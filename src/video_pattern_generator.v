==> flow/design.v <==
`timescale 1ns / 1ps
module video_pattern_generator
#(
    parameter DATA_WIDTH     = 24,
    parameter ROW_ADDR_WIDTH = 10,
    parameter COL_ADDR_WIDTH = 11,
    parameter PATTERN_MODE   = 1,
    parameter MAX_COL        = 11'd1280,
    parameter MAX_ROW        = 11'd1024
)
(
    input clk,
    input next_pixel,
    input [ROW_ADDR_WIDTH-1:0] row_address,
    input [COL_ADDR_WIDTH-1:0] col_address,
    output [DATA_WIDTH-1:0] data_out
);
    reg [DATA_WIDTH-1:0] data_reg = 0;
    assign data_out = data_reg;
        reg [2:0] state = 0, next_state;
        reg [7:0] counter = 0;
        wire next_frame;
        assign next_frame = (row_address == MAX_ROW - 1) && (col_address == MAX_COL - 1);
        always @(posedge clk) begin
            state <= next_state;
        end
        always @(state, data_reg) begin
            case (state)
                3'b000: begin
                    if (data_reg[7:0] == 8'hfe) next_state = 3'b001;
                    else next_state = 3'b000;
                end
                3'b001: begin
                    if (data_reg[15:8] == 8'hfe) next_state = 3'b010;
                    else next_state = 3'b001;
                end
                3'b010: begin
                    if (data_reg[7:0] == 8'h01) next_state = 3'b011;
                    else next_state = 3'b010;
                end
                3'b011: begin
                    if (data_reg[23:16] == 8'hfe) next_state = 3'b100;
                    else next_state = 3'b011;
                end
                3'b100: begin
                    if (data_reg[15:8] == 8'h01) next_state = 3'b101;
                    else next_state = 3'b100;
                end
                3'b101: begin
                    if (data_reg[23:16] == 8'h01) next_state = 3'b000;
                    else next_state = 3'b101;
                end
                default: next_state = state;
            endcase
        end
        always @(posedge clk) begin
            if (next_frame) begin
                if (state == 3'b000) begin
                    data_reg[07:00] <= data_reg[07:00] + 1'b1;
                end else if (state == 3'b001) begin
                    data_reg[15:08] <= data_reg[15:08] + 1'b1;
                end else if (state == 3'b010) begin
                    data_reg[07:00] <= data_reg[07:00] - 1'b1;
                end else if (state == 3'b011) begin
                    data_reg[23:16] <= data_reg[23:16] + 1'b1;
                end else if (state == 3'b100) begin
                    data_reg[15:08] <= data_reg[15:08] - 1'b1;
                end else if (state == 3'b101) begin
                    data_reg[23:16] <= data_reg[23:16] - 1'b1;
                end
            end
        end
endmodule
# ---- Tool chain data of video_pattern_generator
# Tool output for the design above, in the order of the flow.
# Lines are those of the file above, counted from 1.
# Operators carry their Yosys type and port widths (W data, S select, Z words).
# Cell names lack the library's common part.
# Not given: -
dict set report design {
  top_module {video_pattern_generator}
  clk_port {clk}
  cell_library {sky130hd}
  pvt_corner {tt_025C_1v80}
}

# ---- Elaborated design
# Source: Yosys, flattened and elaborated, memories not mapped. Widths are those after wreduce. Registers that Yosys merges into a memory's read port (data or address) are not register bits. Print and check cells do not count. Equal cells are merged and count once.
dict set report bits {
  word_cells 56
  inputBits 23
  out_inout_bits 24
  regBits 27
}
dict set report classes {
  equal 17
  reduce_logical 9
  muxes 17
  add_sub_neg 6
  logic 3
}
# cell n
set op_table {}
lappend op_table {{$mux W8} 10}
lappend op_table {{$add A8 B1 Y8 const B} 3}
lappend op_table {{$sub A8 B1 Y8 const B} 3}
lappend op_table {{$eq A8 B1 Y1 const B} 3}
lappend op_table {{$eq A8 B8 Y1 const B} 3}
lappend op_table {{$pmux W3 S6} 1}
lappend op_table {{$eq A11 B11 Y1 const B} 1}
lappend op_table {{$eq A10 B10 Y1 const B} 1}
lappend op_table {{$ne A2 B1 Y1 const B} 4}
lappend op_table {{$reduce_bool A2 Y1} 3}
lappend op_table {{$eq A3 B2 Y1 const B} 2}
lappend op_table {{$eq A3 B3 Y1 const B} 2}
lappend op_table {{$reduce_and A6 Y1} 1}
lappend op_table {{$reduce_bool A6 Y1} 1}
lappend op_table {{$mux W3} 2}
lappend op_table {{$reduce_and A5 Y1} 1}
lappend op_table {{$not A1 Y1} 3}
lappend op_table {{$eq A3 B1 Y1 const B} 1}
lappend op_table {{$logic_not A3 Y1} 1}
lappend op_table {{$reduce_and A3 Y1} 1}
lappend op_table {{$mux W1} 3}
lappend op_table {{$mux W2} 1}
lappend op_table {{$logic_and A1 B1 Y1} 1}

# ---- Depth
# Longest topological path by Yosys (ltp), each cell counted once; first at word level (registers and memories cut), then after technology mapping (sequential cells cut; the memories' decode and read muxes count).
dict set report logic_depth {
  word_depth 5
  ABC_AREA 0
  mapped_depth 6
}

# ---- After synthesis
# Source: synth_stat.txt of the flow (Yosys; design flattened, memories mapped). It holds for the ABC_AREA given above (unset counts as 0); a run with the other value may have another netlist.
# Totals and module areas in this step are rounded.
# type n type_area_um2
set by_type {}
lappend by_type {edfxtp_1 27 810.778}
lappend by_type {xnor2_1 18 157.651}
lappend by_type {ha_1 12 150.144}
lappend by_type {nand4_1 8 50.048}
lappend by_type {inv_1 12 45.043}
lappend by_type {nor4_1 7 43.792}
lappend by_type {nor4b_1 5 43.792}
lappend by_type {xor2_1 5 43.792}
lappend by_type {nor3_1 8 40.038}
lappend by_type {and3_1 5 31.28}
lappend by_type {nand2_1 8 30.029}
lappend by_type {a41oi_1 3 26.275}
lappend by_type {nand3_1 5 25.024}
lappend by_type {or3_1 4 25.024}
lappend by_type {or4_4 2 22.522}
lappend by_type {a21oi_1 4 20.019}
lappend by_type {buf_2 4 20.019}
lappend by_type {mux2i_1 2 20.019}
# Other cell types: 22; their cells: 34.
dict set report mapped {
  stdcells 173
  mapped_area_um2 1850
  seqArea_um2 811
  buffers 8
  ff_cells 27
}

# ---- Worst setup path after synthesis
# OpenSTA on the mapped netlist: ideal clock, no wires. The path of least setup slack (recovery checks aside). Input and output delay are each 20% of the period. Register names are those of the netlist, which keeps one name where synthesis merged equal registers.
dict set report synth_path {
  path_type {reg2reg}
  from {reg data_reg[10]}
  to {reg data_reg[15]}
  t_arrival_ps 1626
  path_stages 6
  required_time_ps 1606
  path_delay_ps 1890
  setup_slack_ps -20
  n_path_buf 1
  clock_period_ps 1870
  synth_period_reached_ps 1890
}
# "path_delay_ps" is the arrival time less input delay plus setup time.
# "path_stages" counts driving pins, that of a launching flip-flop among them; a cell with two outputs on the path counts twice.
# "synth_period_reached_ps" is the clock period less the worst setup slack; recovery checks do not enter. This is arithmetic on one report: input and output delays are still those of the set period (20% each).
# Between the ends stands the longest chain of elaborated cells between them, by number of cells; it is not shown to be the way that was timed. Of several equally long chains one is given.
# Each line given opens the expression or statement behind the cell; cells for indexed reads and writes are added by Yosys, which also makes memories of some case tables.
dict set report synth_between {
  path_cell_list {edfxtp_1 > buf_6 > or3_1 > or4_4 > a22oi_2 > xor2_1}
  elab_chain_cells 5
}
# element line_no
set synth_lines {}
lappend synth_lines {{start: declaration} 18} ;# reg [DATA_WIDTH-1:0] data_reg = 0;
lappend synth_lines {{start: assignment} 61} ;# data_reg[15:08] <= data_reg[15:08] + 1'b1;
lappend synth_lines {{start: assignment} 67} ;# data_reg[15:08] <= data_reg[15:08] - 1'b1;
lappend synth_lines {{$sub A8 B1 Y8} 67}
lappend synth_lines {{$mux W8} 66} ;# end else if (state == 3'b100) begin
lappend synth_lines {{$mux W8} 64} ;# end else if (state == 3'b011) begin
lappend synth_lines {{$mux W8} 62} ;# end else if (state == 3'b010) begin
lappend synth_lines {{$mux W8} 60} ;# end else if (state == 3'b001) begin
lappend synth_lines {{end: assignment} 61}
lappend synth_lines {{end: assignment} 67}
lappend synth_lines {{end: declaration} 18}

# ---- Worst path after layout
# Path of least setup slack in the final report of record 1 (OpenROAD, finished layout, wires in). Where an end is a register, its clock arrival counts in the times.
# The path's times are printed in steps of 10 ps; the period is the one set.
dict set report layout_path {
  path_type {in2reg}
  from {in row_address[3]}
  to {reg data_reg[11]}
  clock_period_ps 2450
  path_stages 6
  in_delay_ps 490
  setup_slack_ps 450
  n_path_buf 2
  t_arrival_ps 1990
  required_time_ps 2440
}
# Between the ends stands the longest chain of elaborated cells between them, by number of cells; it is not shown to be the way that was timed. Of several equally long chains one is given.
dict set report layout_between {
  path_cell_list {clkdlybuf4s50_1 > nand4_1 > nor4_1 > nand2_1 > nor3_1 > buf_4}
  elab_chain_cells 3
}
# element line_no
set layout_lines {}
lappend layout_lines {{start: declaration} 14} ;# input [ROW_ADDR_WIDTH-1:0] row_address,
lappend layout_lines {{$eq A10 B10 Y1} 23} ;# assign next_frame = (row_address == MAX_ROW - 1) && (col_address == MAX_COL - 1);
lappend layout_lines {{$logic_and A1 B1 Y1} 23}
lappend layout_lines {{$reduce_and A5 Y1} -}
lappend layout_lines {{end: assignment} 61} ;# data_reg[15:08] <= data_reg[15:08] + 1'b1;
lappend layout_lines {{end: assignment} 67} ;# data_reg[15:08] <= data_reg[15:08] - 1'b1;
lappend layout_lines {{end: declaration} 18} ;# reg [DATA_WIDTH-1:0] data_reg = 0;

Below are 2 stored runs of the flow (Yosys, OpenROAD; platform sky130hd) on video_pattern_generator, each with its settings and what was measured, unordered. Constraints: input delay and output delay 20% of the set period each, output load 0.01 pF.
"achieved_clock_period_ps" = clock period - worst setup slack. The figure is calculated, with input and output delays left at 20% of the set period.
"worstPathTime_ps" is the time allowed to the run's worst setup path (the clock period less input and output delay, where it has them) less its slack. Clock arrival times count: a late capture clock shortens it, a late launch clock lengthens it.
"power.total_uw" is the tool's figure for a default switching activity; nothing was simulated.
"worstPathTime_ps" is given in steps of 10 ps.
The measured numbers are rounded.

[flow] record 1: files
==> flow/run.sh <==
#!/bin/bash
# the make line also repeats the synthesis and layout settings of config.mk as NAME=value (left out here)
make -C /OpenROAD-flow-scripts/flow DESIGN_CONFIG=/design/flow/config.mk WORK_HOME=/design/flow/orfs CLKGATE_MAP_FILE= finish
==> flow/config.mk <==
export PLATFORM = sky130hd
export DESIGN_NAME = video_pattern_generator
export DESIGN_NICKNAME = video_pattern_generator
export VERILOG_FILES = /design/flow/design.v
export SDC_FILE = /design/flow/constraint.sdc
export NUM_CORES = 4
export LEC_CHECK = 0
export CAP_MARGIN = 10
export CELL_PAD_IN_SITES_DETAIL_PLACEMENT = 1
export CELL_PAD_IN_SITES_GLOBAL_PLACEMENT = 1
export CORE_ASPECT_RATIO = 0.72
export CORE_MARGIN = 2
export CORE_UTILIZATION = 43
export CTS_CLUSTER_DIAMETER = 39
export GPL_TIMING_DRIVEN = 1
export MAX_ROUTING_LAYER = met5
export PLACE_DENSITY_LB_ADDON = 0.24
export SLEW_MARGIN = 20
==> flow/constraint.sdc <==
create_clock -name core_clock -period 2.45 [get_ports {clk}]
set_input_delay 0.4900 -clock core_clock [delete_from_list [all_inputs] [get_ports {clk}]]
set_output_delay 0.4900 -clock core_clock [all_outputs]
set_load 0.01 [all_outputs]

[flow] record 1: metrics
[metrics] yosys.chip_area_um2 = 1850
[metrics] dieArea_um2 = 4850
[metrics] finalUtil_frac = 0.574
[metrics] final_setup_ws_ps = 447
[metrics] timing.hold.ws_ps = 673
[metrics] power.total_uw = 798
[metrics] achieved_clock_period_ps = 2003
[metrics] worstPathTime_ps = 1510
[metrics] critical_path_kind = in2reg

[flow] record 2: files
==> flow/run.sh <==
#!/bin/bash
# the make line also repeats the synthesis and layout settings of config.mk as NAME=value (left out here)
make -C /OpenROAD-flow-scripts/flow DESIGN_CONFIG=/design/flow/config.mk WORK_HOME=/design/flow/orfs CLKGATE_MAP_FILE= finish
==> flow/config.mk <==
export PLATFORM = sky130hd
export DESIGN_NAME = video_pattern_generator
export DESIGN_NICKNAME = video_pattern_generator
export VERILOG_FILES = /design/flow/design.v
export SDC_FILE = /design/flow/constraint.sdc
export NUM_CORES = 4
export LEC_CHECK = 0
export CAP_MARGIN = 20
export CORE_MARGIN = 2
export CORE_UTILIZATION = 60
export MAX_ROUTING_LAYER = met5
export PLACE_DENSITY_LB_ADDON = 0.06
export SLEW_MARGIN = 30
==> flow/constraint.sdc <==
create_clock -name core_clock -period 2.98 [get_ports {clk}]
set_input_delay 0.5960 -clock core_clock [delete_from_list [all_inputs] [get_ports {clk}]]
set_output_delay 0.5960 -clock core_clock [all_outputs]
set_load 0.01 [all_outputs]

[flow] record 2: metrics
[metrics] yosys.chip_area_um2 = 1850
[metrics] dieArea_um2 = 3540
[metrics] finalUtil_frac = 0.784
[metrics] final_setup_ws_ps = 859
[metrics] timing.hold.ws_ps = 652
[metrics] power.total_uw = 605
[metrics] achieved_clock_period_ps = 2121
[metrics] worstPathTime_ps = 1520
[metrics] critical_path_kind = reg2out
