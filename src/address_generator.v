==> flow/design.v <==
`timescale 1ns / 1ps
module address_generator
#(
    parameter COL_ADDR_WIDTH = 11,
    parameter ROW_ADDR_WIDTH = 10,
    parameter MAX_COL = 11'd1280,
    parameter MAX_ROW = 11'd1024
)
(
    input clk,
    input valid,
    input ready,
    input sof,
    input eol,
    output [ROW_ADDR_WIDTH-1:0] row,
    output [COL_ADDR_WIDTH-1:0] col,
    output next_pixel
);
    reg [ROW_ADDR_WIDTH-1:0] row_reg = 0;
    reg [COL_ADDR_WIDTH-1:0] col_reg = 0;
    assign col = col_reg;
    assign row = sof ? 0 : row_reg;
    wire enb = valid & ready;
    assign next_pixel = enb;
    always@(posedge clk) begin
        if (enb) begin
            if (eol)
                col_reg <= 0;
            else
                col_reg <= col + 1'b1;
        end
    end
    always@(posedge clk) begin
        if (enb) begin
            if (sof)
                row_reg <= 0;
            else if (eol)
                row_reg <= row + 1'b1;
        end
    end
endmodule
### Tool chain data of address_generator

The steps from the RTL of address_generator to its reports follow in flow order.
Line numbers count from 1 in the design file above.
Operators: Yosys type, input widths -> output width; for muxes data width and select width s.
The mark - stands for no value.

| design | value |
|---|---|
| top | address_generator |
| clock port | clk |
| standard-cell library | sky130hd |
| corner | tt_025C_1v80 |

### Elaborated design

Counts by Yosys on the flattened word-level netlist (proc, flatten, opt, wreduce; memories kept). Register bits leave out memories and registers merged into their read ports (data or address). Print and check cells are left out. Cells with the same type and inputs are merged into one.

| cells by class | value |
|---|---|
| add/subtract/negate cells | 2 |
| muxes and demuxes | 2 |
| bitwise gates (word level) | 1 |
| reductions and logical operators | 2 |

Operators with widths:

| operator | count |
|---|---|
| $mux 10 | 2 |
| $add 11x1->11 const B | 1 |
| $add 10x1->10 const B | 1 |
| $reduce_and 2->1 | 1 |
| $reduce_bool 2->1 | 1 |
| $and 1x1->1 | 1 |

| word-level totals | value |
|---|---|
| register bits | 21 |
| input port bits | 5 |
| output and inout port bits | 22 |
| word-level cells | 9 |

### Longest topological paths

Depth = most cells in a row (Yosys ltp): at word level without a register or memory, in the mapped netlist without a sequential cell, where the memories' decode and read muxes count.

| logic depth | value |
|---|---|
| word-level depth | 3 |
| ABC_AREA | 0 |
| depth in mapped cells | 7 |
| mapped depth without buffers | 5 |

### After synthesis

Source: synth_stat.txt of the flow (Yosys; design flattened, memories mapped). It holds for the ABC_AREA given above (unset counts as 0); a run with the other value may have another netlist.
The area totals of this step are shown rounded.

Cell types:

| cell type | count | total area (µm²) |
|---|---|---|
| sky130_fd_sc_hd__edfxtp_1 | 21 | 630.605 |
| sky130_fd_sc_hd__nor2b_1 | 8 | 50.048 |
| sky130_fd_sc_hd__nor2_1 | 13 | 48.797 |
| sky130_fd_sc_hd__a21oi_1 | 7 | 35.034 |
| sky130_fd_sc_hd__nand3_1 | 7 | 35.034 |
| sky130_fd_sc_hd__or3_1 | 5 | 31.28 |
| sky130_fd_sc_hd__o31ai_1 | 4 | 30.029 |
| sky130_fd_sc_hd__xnor2_1 | 3 | 26.275 |
| sky130_fd_sc_hd__xor2_1 | 3 | 26.275 |
| sky130_fd_sc_hd__ha_1 | 2 | 25.024 |
| sky130_fd_sc_hd__nand4b_4 | 1 | 23.773 |
| sky130_fd_sc_hd__inv_1 | 6 | 22.522 |
| sky130_fd_sc_hd__mux2_1 | 2 | 22.522 |
| sky130_fd_sc_hd__or4_1 | 3 | 22.522 |
| sky130_fd_sc_hd__mux2_4 | 1 | 15.014 |
| sky130_fd_sc_hd__o21ai_0 | 3 | 15.014 |
| sky130_fd_sc_hd__nand4_1 | 2 | 12.512 |
| sky130_fd_sc_hd__nand4_2 | 1 | 12.512 |

Not listed: further types 10, cells in them 14.

| synthesis totals | value |
|---|---|
| cell count | 106 |
| chip area (Yosys) | 1200 µm² |
| sequential area | 630 µm² |
| flip-flops | 21 |
| buffer cells | 3 |

### Path before layout

OpenSTA on the mapped netlist: ideal clock, no wires. The path of least setup slack (recovery checks aside). Input and output delay are each 20% of the period. Register names are those of the netlist, which keeps one name where synthesis merged equal registers.

| timing path post-synthesis | value |
|---|---|
| path type | input to register |
| start point | input port sof |
| end point | register row_reg[6] |
| period | 4.61 ns |
| input delay | 0.922 ns |
| library setup time | 0.260 ns |
| time at the first pin | 0.922 ns |
| arrival time | 2.462 ns |
| required time | 4.350 ns |
| setup slack | 1.888 ns |
| path delay | 1.800 ns |
| stages on the path | 7 |
| buffers on the path | 2 |
| period reached after synthesis | 2.722 ns |

"path delay" is the arrival time less input delay plus setup time.
"stages on the path" counts driving pins, that of a launching flip-flop among them; a cell with two outputs on the path counts twice.
"period reached after synthesis" = period - worst setup slack (recovery checks aside). The figure is calculated, with input and output delays left at 20% of the set period.
The rows between start and end are the longest chain of elaborated cells between them; the timing report does not say that the signal goes this way. Where chains are equally long, one stands for them.
A line is the first line of the expression or statement that the cell stems from. Yosys adds cells for indexed reads and writes and turns some case tables into memories.
Ways into the end's enable are left out, as the timed path ends at the data pin.

| on the way, post-synthesis | value |
|---|---|
| cells stage by stage | sky130_fd_sc_hd__buf_4 > sky130_fd_sc_hd__clkbuf_1 > sky130_fd_sc_hd__nor2b_1 > sky130_fd_sc_hd__ha_1 > sky130_fd_sc_hd__inv_1 > sky130_fd_sc_hd__or3_1 > sky130_fd_sc_hd__mux2_4 |
| cells in the longest elaborated chain | 3 |
| elaborated cells on any way between the ends | 3 |
| RTL lines with such cells | 3 |
| those cells by class | add/sub (1); mux (2) |

Ends and longest elaborated chain, post-synthesis:

| item | line | text |
|---|---|---|
| start, declared | 13 | `input sof,` |
| $mux 10 | 22 | `assign row = sof ? 0 : row_reg;` |
| $add 10x1->10 | 38 | `row_reg <= row + 1'b1;` |
| $mux 10 | 37 | `else if (eol)` |
| end, assigned | 36 | `row_reg <= 0;` |
| end, assigned | 38 |  |
| end, declared | 19 | `reg [ROW_ADDR_WIDTH-1:0] row_reg = 0;` |

Some nets on the timed path still bear RTL names; the line given drives or declares the net.

Named nets, post-synthesis:

| net | line |
|---|---|
| row[1] | 22 |

### Path in the finished layout

Path of least setup slack in the final report of record 1 (OpenROAD, finished layout, wires in). Where an end is a register, its clock arrival counts in the times.

| timing path after layout | value |
|---|---|
| path type | input to output |
| start point | input port sof |
| end point | output port row[7] |
| period | 2.7 ns |
| input delay | 0.54 ns |
| external output delay | 0.54 ns |
| time at the first pin | 0.54 ns |
| arrival time | 1.98 ns |
| required time | 2.16 ns |
| setup slack | 0.18 ns |
| stages on the path | 4 |
| buffers on the path | 3 |

The rows between start and end are the longest chain of elaborated cells between them; the timing report does not say that the signal goes this way. Where chains are equally long, one stands for them.

| on the way, after layout | value |
|---|---|
| cells stage by stage | sky130_fd_sc_hd__clkdlybuf4s50_1 > sky130_fd_sc_hd__buf_4 > sky130_fd_sc_hd__nor2b_1 > sky130_fd_sc_hd__clkdlybuf4s50_1 |
| cells in the longest elaborated chain | 1 |
| elaborated cells on any way between the ends | 1 |
| RTL lines with such cells | 1 |
| those cells by class | mux (1) |

Ends and longest elaborated chain, after layout:

| item | line | text |
|---|---|---|
| start, declared | 13 | `input sof,` |
| $mux 10 | 22 | `assign row = sof ? 0 : row_reg;` |
| end, declared | 15 | `output [ROW_ADDR_WIDTH-1:0] row,` |

Add stored flow runs of address_generator

Design address_generator on sky130hd. What follows are 2 stored runs of the flow, each under its own settings; their order means nothing. The constraints put input and output delay at 20% of the set period each and load the outputs with 0.01 pF.
"reached clock period": clock period set for the run, less the worst setup slack. It is reckoned from that one timing run; input and output delays stay at 20% of the period that was set.
"critical setup path time" is the time allowed to the run's worst setup path (the clock period less input and output delay, where it has them) less its slack. Clock arrival times count: a late capture clock shortens it, a late launch clock lengthens it.
"power" is the tool's figure for a default switching activity; nothing was simulated.
Values from the reports are rounded here.

## Record 1

==> flow/run.sh <==
#!/bin/bash
# the make line also repeats the synthesis and layout settings of config.mk as NAME=value (left out here)
make -C /OpenROAD-flow-scripts/flow DESIGN_CONFIG=/design/flow/config.mk WORK_HOME=/design/flow/orfs CLKGATE_MAP_FILE= finish
==> flow/config.mk <==
export PLATFORM = sky130hd
export DESIGN_NAME = address_generator
export DESIGN_NICKNAME = address_generator
export VERILOG_FILES = /design/flow/design.v
export SDC_FILE = /design/flow/constraint.sdc
export NUM_CORES = 4
export LEC_CHECK = 0
export CAP_MARGIN = 20
export CORE_MARGIN = 2
export CORE_UTILIZATION = 40
export SETUP_SLACK_MARGIN = -0.24
export SLEW_MARGIN = 20
==> flow/constraint.sdc <==
create_clock -name core_clock -period 2.7 [get_ports {clk}]
set_input_delay 0.5400 -clock core_clock [delete_from_list [all_inputs] [get_ports {clk}]]
set_output_delay 0.5400 -clock core_clock [all_outputs]
set_load 0.01 [all_outputs]

| result of record 1 | value |
|---|---|
| reached clock period | 2.517 ns |
| critical setup path time | 1.44 ns |
| critical path type | input to output |
| worst-case hold slack | 0.65 ns |
| die footprint | 3400 µm² |
| power | 0.00064 W |
| lowest setup slack | 0.18 ns |
| standard-cell area of the final layout | 1500 µm² |
| total negative slack | 0.000 ns |
| synthesized cell area | 1200 µm² |

## Record 2

==> flow/run.sh <==
#!/bin/bash
# the make line also repeats the synthesis and layout settings of config.mk as NAME=value (left out here)
make -C /OpenROAD-flow-scripts/flow DESIGN_CONFIG=/design/flow/config.mk WORK_HOME=/design/flow/orfs CLKGATE_MAP_FILE= finish
==> flow/config.mk <==
export PLATFORM = sky130hd
export DESIGN_NAME = address_generator
export DESIGN_NICKNAME = address_generator
export VERILOG_FILES = /design/flow/design.v
export SDC_FILE = /design/flow/constraint.sdc
export NUM_CORES = 4
export LEC_CHECK = 0
export CAP_MARGIN = 20
export CORE_ASPECT_RATIO = 1.75
export CORE_MARGIN = 3
export CORE_UTILIZATION = 29
export GPL_ROUTABILITY_DRIVEN = 1
export GPL_TIMING_DRIVEN = 1
export PLACE_DENSITY_LB_ADDON = 0.08
export SETUP_SLACK_MARGIN = 0.12
export SLEW_MARGIN = 0
export TNS_END_PERCENT = 90
==> flow/constraint.sdc <==
create_clock -name core_clock -period 3.05 [get_ports {clk}]
set_input_delay 0.6100 -clock core_clock [delete_from_list [all_inputs] [get_ports {clk}]]
set_output_delay 0.6100 -clock core_clock [all_outputs]
set_load 0.01 [all_outputs]

| result of record 2 | value |
|---|---|
| reached clock period | 2.582 ns |
| critical setup path time | 1.36 ns |
| critical path type | input to output |
| worst-case hold slack | 0.61 ns |
| die footprint | 4800 µm² |
| power | 0.00061 W |
| lowest setup slack | 0.47 ns |
| standard-cell area of the final layout | 1500 µm² |
| total negative slack | 0.000 ns |
| synthesized cell area | 1200 µm² |
